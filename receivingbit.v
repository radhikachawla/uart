==> flow/design.v <==
module uartreceiver(rxdata,rxclk,rxreset,startbit,data);
input [7:0]data;
input rxclk;
input rxreset;
input startbit;
output [10:0]rxdata;
parameter rx_initial=0;
parameter rxmode=1;
reg state;
wire [7:0]data;
reg [10:0]rxdata;
reg parity;
integer i;
initial 
begin 
rxdata=10'b0000000000;
parity=0;
i=0;
end
always @(posedge rxclk)
begin 
  if (rxreset==0)
  begin
  state<=0;
  rxdata<=0;
  end
  else
  case (state)
    rx_initial: 
       begin
       if (startbit==1)
       begin 
       state<=rx_initial;
       rxdata<=0;
       end
       else
       state<=rxmode;
       end
     rxmode:
       begin  
       rxdata[0]=0;
       for (i=1;i<=8;i=i+1)
       begin 
       rxdata[i]=data[i-1];
       parity = parity^rxdata[i];
       end
       rxdata[9] = parity;
       rxdata[10] = 0;
        state<=rx_initial;
       end
endcase
end
endmodule 
module tb_receiver ();
reg [7:0]p;
reg q,r,s;
wire [10:0]t;
initial 
begin 
p=1'b0;
q=1'b0;
r=1'b0;
#10 r = 1'b1;
s=1'b0;
end
always 
#5 q=~q;
uartreceiver u1(.rxdata(t),.rxclk(q),.rxreset(r),.startbit(s),.data(p));
initial 
begin 
p=8'b11001100;
end
endmodule 
## From RTL to reports: uartreceiver

What the tools print for uartreceiver, step after step.
Lines are those of the file above, counted from 1.
Operators carry their Yosys type and port widths (W data, S select, Z words).
Cell names lack the library's common part.
Not given: --

- Top module: uartreceiver
- Clock port: rxclk
- Cell library: sky130hd
- Library corner: tt_025C_1v80

## After elaboration

Yosys after proc, flatten, opt, wreduce and memory -nomap, before mapping. Memory bits, and registers merged into a memory's read port (data or address), are not among the register bits. Print and check cells are not counted. Equal cells are merged and count once.

- Bits in read-only memories: 0
- Register bits after elaboration: 13
- Word width x clocked read ports: 0
- Bits in writable memories: 0
- Memories: 0
- Input bits: 11
- Latch bits: 0

- Shift operators: 0
- Magnitude comparators: 0
- Equal/unequal tests: 1
- Div/mod/pow operators: 0
- Multiply operators: 0
- Bitwise gates (word level): 9
- $add $sub $neg: 0
- Mux-type cells: 14
- Reduce/logical cells: 1

Operators with widths:

| cell | number |
|---|---|
| $pmux W1 S2 | 11 |
| $xor A1 B1 Y1 | 8 |
| $mux W1 | 3 |
| $ne A2 B2 Y1 const B | 1 |
| $reduce_and A2 Y1 | 1 |
| $not A1 Y1 | 1 |

## Longest topological paths

Yosys ltp: most cells in a row. Word level: on the elaborated netlist, between registers, memories and ports. Mapped: between sequential cells and ports; inverters and the memories' decode and read muxes count.

- Word-level depth: 9
- ABC_AREA: 0
- Gate-level depth with buffers: 4

## Synthesis result

Yosys stat after the flow's synthesis: flattened, memories mapped to cells. It holds for the ABC_AREA given above (unset counts as 0); a run with the other value may have another netlist.

Cells by type:

| cell type | number | area in all (um^2) |
|---|---|---|
| dfxtp_1 | 10 | 200.192 |
| a22o_1 | 8 | 70.067 |
| xnor2_1 | 4 | 35.034 |
| edfxtp_1 | 1 | 30.029 |
| xnor3_1 | 1 | 22.522 |
| xnor2_2 | 1 | 16.266 |
| buf_4 | 2 | 15.014 |
| nor3b_2 | 1 | 12.512 |
| a22o_2 | 1 | 10.01 |
| xor2_1 | 1 | 8.758 |
| and2_1 | 1 | 6.256 |
| clkbuf_1 | 1 | 3.754 |
| conb_1 | 1 | 3.754 |

- Flip-flop cells: 11
- Area of sequential cells: 0.0002302 mm^2
- Mapped area: 0.0004342 mm^2
- Mapped cells: 33

## Worst setup path after synthesis

Path of least setup slack by OpenSTA after synthesis, without wires, with an ideal clock, recovery checks aside; 20% of the period is set as input and as output delay. Where synthesis merged equal registers, the netlist keeps one of their names.

- Path kind: in2reg
- Start point: input port data[2]
- End point: register rxdata[9]
- Delay of the path: 0.974 ns
- Period: 1.28 ns
- Slack: 0.050 ns
- Stages on the path: 4
- Setup time: 0.117 ns
- Required time: 1.163 ns
- Arrival time: 1.113 ns
- Path buffers: 0
- Synthesis period reached: 1.23 ns

"delay of the path" is the arrival time less input delay plus setup time.
"stages on the path": output pins that drive a net of the path, with the launching flip-flop's if there is one; two outputs of one cell count as two.
"synthesis period reached" is the clock period less the worst setup slack; recovery checks do not enter. This is arithmetic on one report: input and output delays are still those of the set period (20% each).
The rows between start and end are the longest chain of elaborated cells between them; the timing report does not say that the signal goes this way. Where chains are equally long, one stands for them.
A line is the first line of the expression or statement that the cell stems from. Yosys adds cells for indexed reads and writes and turns some case tables into memories.
At most two assigning lines are given for a register; there are more.

- Path through: xnor2_1 -> xnor3_1 -> xnor2_1 -> a22o_1
- Length of the longest elaborated chain: 7

RTL lines, path post-synthesis:

| item | line | source |
|---|---|---|
| start: declaration | 2 | `input [7:0]data;` |
| $xor A1 B1 Y1 x6 | 45 | `parity = parity^rxdata[i];` |
| $pmux W1 S2 | 28 | `case (state)` |
| end: assignment | 25 | `rxdata<=0;` |
| end: assignment | 47 | `rxdata[9] = parity;` |
| end: declaration | 6 | `output [10:0]rxdata;` |

## Path in the finished layout

From the final timing report of flow run A: the path of least setup slack in the routed layout; clock arrival at registers is part of the times.

- Path kind: in2reg
- Start point: input port data[6]
- End point: register rxdata[9]
- Setup time: 0.10 ns
- Required time: 1.40 ns
- Arrival time: 1.34 ns
- Stages on the path: 5
- Slack: 0.06 ns
- Period: 1.27 ns
- Path buffers: 1

The rows between start and end are the longest chain of elaborated cells between them; the timing report does not say that the signal goes this way. Where chains are equally long, one stands for them.
At most two assigning lines are given for a register; there are more.

- Path through: dlygate4sd2_1 -> xnor2_2 -> xnor3_1 -> xnor2_1 -> a22o_1
- Length of the longest elaborated chain: 3

RTL lines, path after layout:

| item | line | source |
|---|---|---|
| start: declaration | 2 | `input [7:0]data;` |
| $xor A1 B1 Y1 x2 | 45 | `parity = parity^rxdata[i];` |
| $pmux W1 S2 | 28 | `case (state)` |
| end: assignment | 25 | `rxdata<=0;` |
| end: assignment | 47 | `rxdata[9] = parity;` |
| end: declaration | 6 | `output [10:0]rxdata;` |

Hand-over note for uartreceiver

Design uartreceiver on sky130hd. What follows are 2 stored runs of the flow, each under its own settings; their order means nothing. The constraints put input and output delay at 20% of the set period each and load the outputs with 0.01 pF.
"clock period reached": clock period set for the run, less the worst setup slack. It is reckoned from that one timing run; input and output delays stay at 20% of the period that was set.
"power consumption": no workload was simulated; the value follows from the tool's default switching activity.
A setting shown as n/a is not set for that run.

| name | flow run A | flow run B |
|---|---|---|
| period_ns | 1.27 | 2.59 |
| CAP_MARGIN | 20 | 25 |
| CORE_MARGIN | 2 | 2 |
| CORE_UTILIZATION | 40 | 15 |
| SLEW_MARGIN | 20 | 20 |
| HOLD_SLACK_MARGIN | n/a | 0.3 |
| CELL_PAD_IN_SITES_GLOBAL_PLACEMENT | n/a | 1 |
| GPL_TIMING_DRIVEN | n/a | 1 |
| CTS_CLUSTER_SIZE | n/a | 86 |
| CTS_CLUSTER_DIAMETER | n/a | 106 |
| MAX_ROUTING_LAYER | n/a | met4 |
| chip area in the Yosys report (mm^2) | 0.0004342 | 0.0004342 |
| full die area (mm^2) | 0.0013649 | 0.0033408 |
| standard-cell area of the final layout (mm^2) | 0.0006469 | 0.0006744 |
| worst setup slack after layout (ns) | 0.065 | 0.812 |
| power consumption (µW) | 692.4 | 372.9 |
| clock period reached (ns) | 1.205 | 1.778 |

End of note.
